==> flow/design.v <==
module syncRAM( dataIn,dataOut,Addr, CS,WE,RD,Clk);
parameter ADR = 8;
parameter DAT = 8;
parameter DPTH = 8;
input [DAT-1:0] dataIn;
input [ADR-1:0] Addr;
input CS,WE,RD,Clk;
output reg [DAT-1:0] dataOut;
reg [DAT-1:0] SRAM [DPTH-1:0];
always @ (posedge Clk)
begin
if (CS == 1'b1) begin 
if (WE == 1'b1 && RD == 1'b0) begin
SRAM [Addr] = dataIn;
end
else if (RD == 1'b1 && WE == 1'b0) begin
dataOut = SRAM [Addr];
end
else;
end
else;
end
endmodule
* Reports on syncRAM
What the tools print for syncRAM, step after step.
Line numbers count from 1 in the design file above.
Operators: Yosys type, input widths -> output width; for muxes data width and select width s.
A cell with - has no value.
- Design top :: syncRAM
- Clock input :: Clk
- Library :: sky130hd
- Timing corner :: tt_025C_1v80

* Word-level counts
Source: Yosys, flattened and elaborated. Widths are those after wreduce. Registers that Yosys merges into a memory's read port (data or address) are not register bits. Print and check cells do not count. Equal cells are merged and count once.
- Register bits after elaboration :: 72
- Latch bits :: 0
- RAM bits :: 0
- Bits in read-only memories :: 0
- Word width x clocked read ports :: 0
- Memories kept :: 0
- Bits of input ports :: 20
- Output and inout port bits :: 8
- Cells after elaboration :: 56
- Add/sub/neg operators :: 0
- Multipliers :: 0
- Div/mod/pow operators :: 0
- Order comparisons :: 0
- Eq/ne operators :: 7
- Shifts and indexed selects :: 0
- Multiplexer cells :: 9
- Bitwise gates (word level) :: 11
- Reductions and logical operators :: 20
** Operators by type and width (number)
- $pmux 8 s8 :: 1
- $mux 8 :: 8
- $reduce_or 7->1 :: 8
- $reduce_and 3->1 :: 9
- $eq 3x3->1 const B :: 4
- $not 1->1 :: 11
- $eq 3x2->1 const B :: 2
- $eq 3x1->1 const B :: 1
- $logic_not 3->1 :: 1
- $logic_and 1x1->1 :: 2

* Longest topological paths
Longest topological path by Yosys (ltp), each cell counted once; first at word level (registers and memories cut), then after technology mapping (sequential cells cut; the memories' decode and read muxes count).
- Depth in word-level cells :: 4
- ABC_AREA :: 0
- Mapped depth :: 6
- Depth with buffers taken out :: 4

* Netlist
Source: synth_stat.txt of the flow (Yosys; design flattened, memories mapped). It holds for the ABC_AREA given above (unset counts as 0); a run with the other value may have another netlist.
** Cells by type
- sky130_fd_sc_hd__edfxtp_1 :: number 72, total area 2.16E+03 sq um
- sky130_fd_sc_hd__mux2i_1 :: number 21, total area 210.202 sq um
- sky130_fd_sc_hd__nor2_1 :: number 17, total area 63.811 sq um
- sky130_fd_sc_hd__o22a_1 :: number 6, total area 52.55 sq um
- sky130_fd_sc_hd__a211oi_1 :: number 6, total area 45.043 sq um
- sky130_fd_sc_hd__o22ai_1 :: number 6, total area 37.536 sq um
- sky130_fd_sc_hd__buf_6 :: number 3, total area 33.782 sq um
- sky130_fd_sc_hd__buf_4 :: number 3, total area 22.522 sq um
- sky130_fd_sc_hd__nand2b_1 :: number 3, total area 18.768 sq um
- sky130_fd_sc_hd__a21oi_1 :: number 3, total area 15.014 sq um
- sky130_fd_sc_hd__buf_8 :: number 1, total area 15.014 sq um
- sky130_fd_sc_hd__nand2_1 :: number 4, total area 15.014 sq um
- sky130_fd_sc_hd__a211oi_2 :: number 1, total area 12.512 sq um
- sky130_fd_sc_hd__nor2b_1 :: number 2, total area 12.512 sq um
- sky130_fd_sc_hd__or3_4 :: number 1, total area 11.261 sq um
- sky130_fd_sc_hd__nor3_1 :: number 2, total area 10.01 sq um
- sky130_fd_sc_hd__o2bb2a_1 :: number 1, total area 10.01 sq um
- sky130_fd_sc_hd__and3b_1 :: number 1, total area 8.758 sq um
Other cell types: 10; their cells: 11.
- Standard cells after synthesis :: 164
- Cell area after synthesis :: 2822.7 sq um
- Sequential area :: 2162.1 sq um
- Flip-flops :: 72
- Buffers :: 10

* Worst setup path after synthesis
Source: OpenSTA report_checks on the synthesized netlist (no wires, ideal clock, input and output delay 20% of the period each), path of least setup slack; recovery checks are left aside. Register names are those of the netlist, which keeps one name where synthesis merged equal registers.
- Path type :: in2reg
- Start :: input Addr[2]
- End :: register SRAM[4][0]
- Clock period :: 1.89 ns
- Input delay :: 0.378 ns
- Library setup time :: 0.383 ns
- Launch time at the first pin :: 0.378 ns
- Data arrival time :: 1.408 ns
- Data required time :: 1.507 ns
- Setup slack :: 0.099 ns
- Path delay :: 1.413 ns
- Stages on the path :: 4
- Buffers on the path :: 2
- Synthesis period reached :: 1.791 ns
"path delay" = arrival - input delay + setup time.
"stages on the path": output pins that drive a net of the path, with the launching flip-flop's if there is one; two outputs of one cell count as two.
"synthesis period reached" is the clock period less the worst setup slack; recovery checks do not enter. This is arithmetic on one report: input and output delays are still those of the set period (20% each).
Between the ends stands the longest chain of elaborated cells between them, by number of cells; it is not shown to be the way that was timed. Of several equally long chains one is given.
A line is the first line of the expression or statement that the cell stems from. Yosys adds cells for indexed reads and writes and turns some case tables into memories.
Only ways into the end's enable, where the timed path ends, are counted here.
- Path through :: sky130_fd_sc_hd__buf_6 -> sky130_fd_sc_hd__buf_4 -> sky130_fd_sc_hd__nand4b_1 -> sky130_fd_sc_hd__nor3_1
- Length of the longest elaborated chain :: 4
- Elaborated cells between the ends (all ways) :: 10
- Those cells by class :: eq/ne: 6; logic: 1; reduce/logical: 3
** Ends and longest elaborated chain, post-synthesis
- start: declaration :: RTL line 6 : input [ADR-1:0] Addr;
- $eq 3x3->1 :: RTL line 14 : SRAM [Addr] = dataIn;
- $reduce_or 7->1
- $not 1->1
- $reduce_and 3->1
- end: assignment :: RTL line 14
- end: declaration :: RTL line 9 : reg [DAT-1:0] SRAM [DPTH-1:0];

* Timing after layout
From the final timing report of stored run 1: the path of least setup slack in the routed layout; clock arrival at registers is part of the times.
- Path type :: in2reg
- Start :: input Addr[1]
- End :: register SRAM[0][0]
- Clock period :: 1.89 ns
- Input delay :: 0.38 ns
- Library setup time :: 0.28 ns
- Launch time at the first pin :: 0.38 ns
- Data arrival time :: 1.37 ns
- Data required time :: 1.95 ns
- Setup slack :: 0.59 ns
- Stages on the path :: 4
- Buffers on the path :: 2
Between the ends stands the longest chain of elaborated cells between them, by number of cells; it is not shown to be the way that was timed. Of several equally long chains one is given.
Only ways into the end's enable, where the timed path ends, are counted here.
- Path through :: sky130_fd_sc_hd__clkdlybuf4s15_2 -> sky130_fd_sc_hd__or3_4 -> sky130_fd_sc_hd__nor2_4 -> sky130_fd_sc_hd__buf_12
- Length of the longest elaborated chain :: 4
- Elaborated cells between the ends (all ways) :: 10
- Those cells by class :: eq/ne: 7; logic: 1; reduce/logical: 2
** Ends and longest elaborated chain, post-layout
- start: declaration :: RTL line 6 : input [ADR-1:0] Addr;
- $eq 3x3->1 :: RTL line 14 : SRAM [Addr] = dataIn;
- $reduce_or 7->1
- $not 1->1
- $reduce_and 3->1
- end: assignment :: RTL line 14
- end: declaration :: RTL line 9 : reg [DAT-1:0] SRAM [DPTH-1:0];

# Flow runs of syncRAM

Measured data: module syncRAM, platform sky130hd, 2 stored runs of the flow under differing settings, order arbitrary. Input and output delays are each 20% of the period that was set; the output load is 0.01 pF.
"achieved clock period" means the clock period less the worst setup slack. The figure is calculated, with input and output delays left at 20% of the set period.
"critical path time" means the part of the period allowed to the worst setup path (the constraints hold back 20% at inputs and 20% at outputs) less its slack; where the path has registers, the arrival times of their clocks count too.
By "power" is meant OpenSTA's value without simulated activity: inputs other than the clock are taken to toggle once in ten clock periods, and the tool carries that through the logic.

* Stored run 1
** Files
==> flow/run.sh <==
#!/bin/bash
# the make line also repeats the synthesis and layout settings of config.mk as NAME=value (left out here)
make -C /OpenROAD-flow-scripts/flow DESIGN_CONFIG=/design/flow/config.mk WORK_HOME=/design/flow/orfs CLKGATE_MAP_FILE= finish
==> flow/config.mk <==
export PLATFORM = sky130hd
export DESIGN_NAME = syncRAM
export DESIGN_NICKNAME = syncRAM
export VERILOG_FILES = /design/flow/design.v
export SDC_FILE = /design/flow/constraint.sdc
export NUM_CORES = 4
export LEC_CHECK = 0
export CAP_MARGIN = 20
export CORE_MARGIN = 2
export CORE_UTILIZATION = 40
export SETUP_SLACK_MARGIN = 0.57
export SLEW_MARGIN = 20
==> flow/constraint.sdc <==
create_clock -name core_clock -period 1.89 [get_ports {Clk}]
set_input_delay 0.3780 -clock core_clock [delete_from_list [all_inputs] [get_ports {Clk}]]
set_output_delay 0.3780 -clock core_clock [all_outputs]
set_load 0.01 [all_outputs]
** Results
- Chip area in the Yosys report :: 2822.7 sq um
- Utilization after layout :: 0.535
- Standard-cell area of the final layout :: 3636.0 sq um
- Worst setup slack after layout :: 0.588 ns
- Post-route setup TNS :: 0.000 ns
- Power :: 3278 µW
- Achieved clock period :: 1.302 ns
- Critical path time :: 0.92 ns
- Type of the worst setup path :: in2reg
- Post-route worst hold slack :: 0.559 ns
- Die outline area :: 7744.9 sq um

* Stored run 2
** Files
==> flow/run.sh <==
#!/bin/bash
# the make line also repeats the synthesis and layout settings of config.mk as NAME=value (left out here)
make -C /OpenROAD-flow-scripts/flow DESIGN_CONFIG=/design/flow/config.mk WORK_HOME=/design/flow/orfs CLKGATE_MAP_FILE= finish
==> flow/config.mk <==
export PLATFORM = sky130hd
export DESIGN_NAME = syncRAM
export DESIGN_NICKNAME = syncRAM
export VERILOG_FILES = /design/flow/design.v
export SDC_FILE = /design/flow/constraint.sdc
export NUM_CORES = 4
export LEC_CHECK = 0
export CAP_MARGIN = 20
export CELL_PAD_IN_SITES_DETAIL_PLACEMENT = 0
export CORE_ASPECT_RATIO = 0.74
export CORE_MARGIN = 2
export CORE_UTILIZATION = 43
export CTS_CLUSTER_DIAMETER = 182
export GPL_ROUTABILITY_DRIVEN = 0
export MAX_ROUTING_LAYER = met4
export PLACE_DENSITY_LB_ADDON = 0.0
export SETUP_SLACK_MARGIN = 0.07
export SLEW_MARGIN = 15
export TNS_END_PERCENT = 40
==> flow/constraint.sdc <==
create_clock -name core_clock -period 1.72 [get_ports {Clk}]
set_input_delay 0.3440 -clock core_clock [delete_from_list [all_inputs] [get_ports {Clk}]]
set_output_delay 0.3440 -clock core_clock [all_outputs]
set_load 0.01 [all_outputs]
** Results
- Chip area in the Yosys report :: 2822.7 sq um
- Utilization after layout :: 0.556
- Standard-cell area of the final layout :: 3549.7 sq um
- Worst setup slack after layout :: 0.053 ns
- Post-route setup TNS :: 0.000 ns
- Power :: 3440 µW
- Achieved clock period :: 1.667 ns
- Critical path time :: 1.32 ns
- Type of the worst setup path :: in2reg
- Post-route worst hold slack :: 0.567 ns
- Die outline area :: 7235.7 sq um
